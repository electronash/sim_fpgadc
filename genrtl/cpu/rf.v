==> flow/design.v <==
`timescale 1ns / 1ps
`default_nettype none
module rf (
    input wire clk,
    input wire rst,
    input wire [3:0] rf_rsrc0,
    output reg [31:0] rf_rdata0,
    input wire rf_rbank0,
    input wire [3:0] rf_rsrc1,
    output reg [31:0] rf_rdata1,
    input wire rf_rbank1,
    input wire [3:0] rf_rsrc2,
    output reg [31:0] rf_rdata2,
    input wire rf_rbank2,
    input wire [3:0] rf_rsrc3,
    output reg [31:0] rf_rdata3,
    input wire rf_rbank3,
    input wire rf_wen0,
    input wire [3:0] rf_wdst0,
    input wire [31:0] rf_wdata0,
    input wire rf_wen1,
    input wire [3:0] rf_wdst1,
    input wire [31:0] rf_wdata1,
    input wire rf_wbank0,
    input wire rf_wbank1,
    output wire [31:0] rf_rd_r0
);
    reg [31:0] rf_array_b0[15:0];
    reg [31:0] rf_array_b1[7:0];
    always @(posedge clk) begin
        if (rf_wen0) begin
            if (!rf_wdst0[3] && rf_wbank0) rf_array_b1[rf_wdst0[2:0]] <= rf_wdata0;
            else rf_array_b0[rf_wdst0] <= rf_wdata0;
        end
        if (rf_wen1) begin
            if (!rf_wdst1[3] && rf_wbank1) rf_array_b1[rf_wdst1[2:0]] <= rf_wdata1;
            else rf_array_b0[rf_wdst1] <= rf_wdata1;
        end
        if (rst) begin
            rf_array_b0[0] <= 32'h00000000;
            rf_array_b0[1] <= 32'h00000000;
            rf_array_b0[2] <= 32'h00000000;
            rf_array_b0[3] <= 32'h00000000;
            rf_array_b0[4] <= 32'h00000000;
            rf_array_b0[5] <= 32'h00000000;
            rf_array_b0[6] <= 32'h00000000;
            rf_array_b0[7] <= 32'h00000000;
            rf_array_b0[8] <= 32'h00000000;
            rf_array_b0[9] <= 32'h00000000;
            rf_array_b0[10] <= 32'h00000000;
            rf_array_b0[11] <= 32'h00000000;
            rf_array_b0[12] <= 32'h00000000;
            rf_array_b0[13] <= 32'h00000000;
            rf_array_b0[14] <= 32'h00000000;
            rf_array_b0[15] <= 32'h8d000000;
            rf_array_b1[0] <= 32'h00000000;
            rf_array_b1[1] <= 32'h00000000;
            rf_array_b1[2] <= 32'h00000000;
            rf_array_b1[3] <= 32'h00000000;
            rf_array_b1[4] <= 32'h00000000;
            rf_array_b1[5] <= 32'h00000000;
            rf_array_b1[6] <= 32'h00000000;
            rf_array_b1[7] <= 32'h00000000;
        end
    end
    always @(*) begin
        if (!rf_rsrc0[3] && rf_rbank0) rf_rdata0 = rf_array_b1[rf_rsrc0[2:0]];
        else rf_rdata0 = rf_array_b0[rf_rsrc0];
        if (!rf_rsrc1[3] && rf_rbank1) rf_rdata1 = rf_array_b1[rf_rsrc1[2:0]];
        else rf_rdata1 = rf_array_b0[rf_rsrc1];
        if (!rf_rsrc2[3] && rf_rbank2) rf_rdata2 = rf_array_b1[rf_rsrc2[2:0]];
        else rf_rdata2 = rf_array_b0[rf_rsrc2];
        if (!rf_rsrc3[3] && rf_rbank3) rf_rdata3 = rf_array_b1[rf_rsrc3[2:0]];
        else rf_rdata3 = rf_array_b0[rf_rsrc3];
    end
    assign rf_rd_r0 = rf_rbank0 ? rf_array_b1[0] : rf_array_b0[0];
endmodule
Step by step through the tools: rf
Tool output for the design above, in the order of the flow.
Line numbers count from 1 in the design file above.
Operators carry their Yosys type and port widths (W data, S select, Z words).
Library cell names are shortened.
{ "setup": {"top_module": "rf", "clock_port": "clk", "cell_library": "sky130hd", "lib_corner": "tt_025C_1v80"} }

Word-level counts
Yosys after proc, flatten, opt, wreduce and memory -nomap, before mapping. Enables and synchronous resets that opt folds into registers are not counted as muxes. Memory bits, and registers merged into a memory's read port (data or address), are not among the register bits. Print and check cells are not counted. Equal cells are merged and count once.
Yosys's memory passes give these memory sizes; they may raise the number of words (mostly to a power of two), join words into wider ones and drop unused or constant bits.
{ "classes": {"muxes": 30, "reduce_logical": 12} }
{ "op_table": {"columns": ["cell", "count"], "rows": [
  ["$mux W32", 13],
  ["$mux W4", 4],
  ["$mux W3", 4],
  ["$mux W1", 9],
  ["$logic_and A1 B1 Y1", 6],
  ["$logic_not A1 Y1", 6]
]} }
{ "word_totals": {"reg_bits": 0, "ram_bits": 768, "n_memories": 2, "in_bits": 98, "output_inout_bits": 160} }
{ "memory_table": {"columns": ["memory", "words", "word_bits", "line_no", "rtl"], "rows": [
  ["rf_array_b0", 16, 32, 28, "reg [31:0] rf_array_b0[15:0];"],
  ["rf_array_b1", 8, 32, 29, "reg [31:0] rf_array_b1[7:0];"]
]} }

Longest topological paths
Longest topological path by Yosys (ltp), each cell counted once; first at word level (registers and memories cut), then after technology mapping (sequential cells cut; the memories' decode and read muxes count).
{ "logic_depth": {"ltp_word": 4, "abc_area": 1, "depth_mapped": 12, "ltp_nobuf": 10} }

Mapped cells and area
The flow's flattened synthesis, as Yosys stat reports it; memories are mapped. The netlist is that of the ABC_AREA named above (0 if unset); the other value can give another one.
The area totals of this step are shown rounded.
{ "by_type": {"columns": ["cell", "count"], "rows": [
  ["nand2_1", 4248],
  ["dfxtp_1", 768],
  ["nand3_1", 2227],
  ["o21ai_0", 1350],
  ["a21oi_1", 801],
  ["nor2_1", 801],
  ["clkbuf_1", 755],
  ["inv_1", 625],
  ["buf_2", 219],
  ["o211ai_1", 115],
  ["buf_1", 176],
  ["o31ai_1", 37],
  ["o21ai_1", 44],
  ["a31oi_1", 32],
  ["buf_4", 9],
  ["inv_2", 15],
  ["nor2_2", 8],
  ["nor2_4", 3]
]} }
Other cell types: 7; their cells: 15.
{ "mapped": {"cell_count": 12248, "synth_area_um2": 65000, "seq_area_um2": 15000, "flip_flops": 768} }

Path before layout
Path of least setup slack by OpenSTA after synthesis, without wires, with an ideal clock, recovery checks aside; 20% of the period is set as input and as output delay. Where synthesis merged equal registers, the netlist keeps one of their names.
{ "synth_timing": {"kind": "input to output", "from": "input port rf_rsrc0[0]", "to": "output port rf_rdata0[16]", "tclk_ps": 2550, "input_delay_ps": 510, "out_delay_ps": 510, "launch_ps": 510, "t_arrival_ps": 1726, "t_required_ps": 2040, "slack_ps": 314, "path_delay_ps": 1216, "path_stages": 10, "path_buffers": 3, "period_less_setup_slack_ps": 2236} }
"path_delay_ps" = arrival - input delay + setup time.
A path that ends at an output port has no setup time.
"path_stages": output pins that drive a net of the path, with the launching flip-flop's if there is one; two outputs of one cell count as two.
"period_less_setup_slack_ps" is the clock period less the worst setup slack; recovery checks do not enter. This is arithmetic on one report: input and output delays are still those of the set period (20% each).
Between the ends stands the longest chain of elaborated cells between them, by number of cells; it is not shown to be the way that was timed. Of several equally long chains one is given.
Each line given opens the expression or statement behind the cell; cells for indexed reads and writes are added by Yosys, which also makes memories of some case tables.
The chain passes a memory read, where the word-level depth is cut; so it can be longer than that depth.
{ "synth_via": {"path_cell_list": "buf_2 > clkinv_1 > clkbuf_1 > clkbuf_1 > nand2_1 > nand3_1 > nand2_1 > a21oi_1 > o31ai_1 > nand2_1", "elab_chain_cells": 2, "cells_between": 3, "cone_classes": "mux: 1; memory: 2"} }
{ "synth_rtl": {"columns": ["element", "line_no", "rtl"], "rows": [
  ["from (decl)", 6, "input wire [3:0] rf_rsrc0,"],
  ["$mem_v2 Z16 W32", 28, "reg [31:0] rf_array_b0[15:0];"],
  ["$mux W32", 67, "if (!rf_rsrc0[3] && rf_rbank0) rf_rdata0 = rf_array_b1[rf_rsrc0[2:0]];"],
  ["to (decl)", 7, "output reg [31:0] rf_rdata0,"]
]} }

rf: 2 stored runs of the Yosys and OpenROAD flow on sky130hd. The settings differ; the order carries no meaning. The constraints put input and output delay at 20% of the set period each and load the outputs with 0.01 pF.
[
  {
    "run": "stored run 1",
    "settings": { "period_ns": 5.31, "CORE_UTILIZATION": 72, "SETUP_SLACK_MARGIN": 1.05, "PLACE_DENSITY_LB_ADDON": 0.17, "CORE_MARGIN": 2, "CELL_PAD_IN_SITES_GLOBAL_PLACEMENT": 1, "TNS_END_PERCENT": 50, "ABC_AREA": 1, "CTS_CLUSTER_SIZE": 66, "CTS_CLUSTER_DIAMETER": 58, "CAP_MARGIN": 20, "SLEW_MARGIN": 15, "MIN_ROUTING_LAYER": "met2" },
    "outcome": "no results, placement failed with FLW-0024"
  },
  {
    "run": "stored run 2",
    "settings": { "period_ns": 2.37, "CORE_UTILIZATION": 68, "PLACE_DENSITY_LB_ADDON": 0.05, "CORE_MARGIN": 2, "TNS_END_PERCENT": 80, "CAP_MARGIN": 5, "SLEW_MARGIN": 20 },
    "outcome": "no results, routing failed with GRT-0116"
  }
]
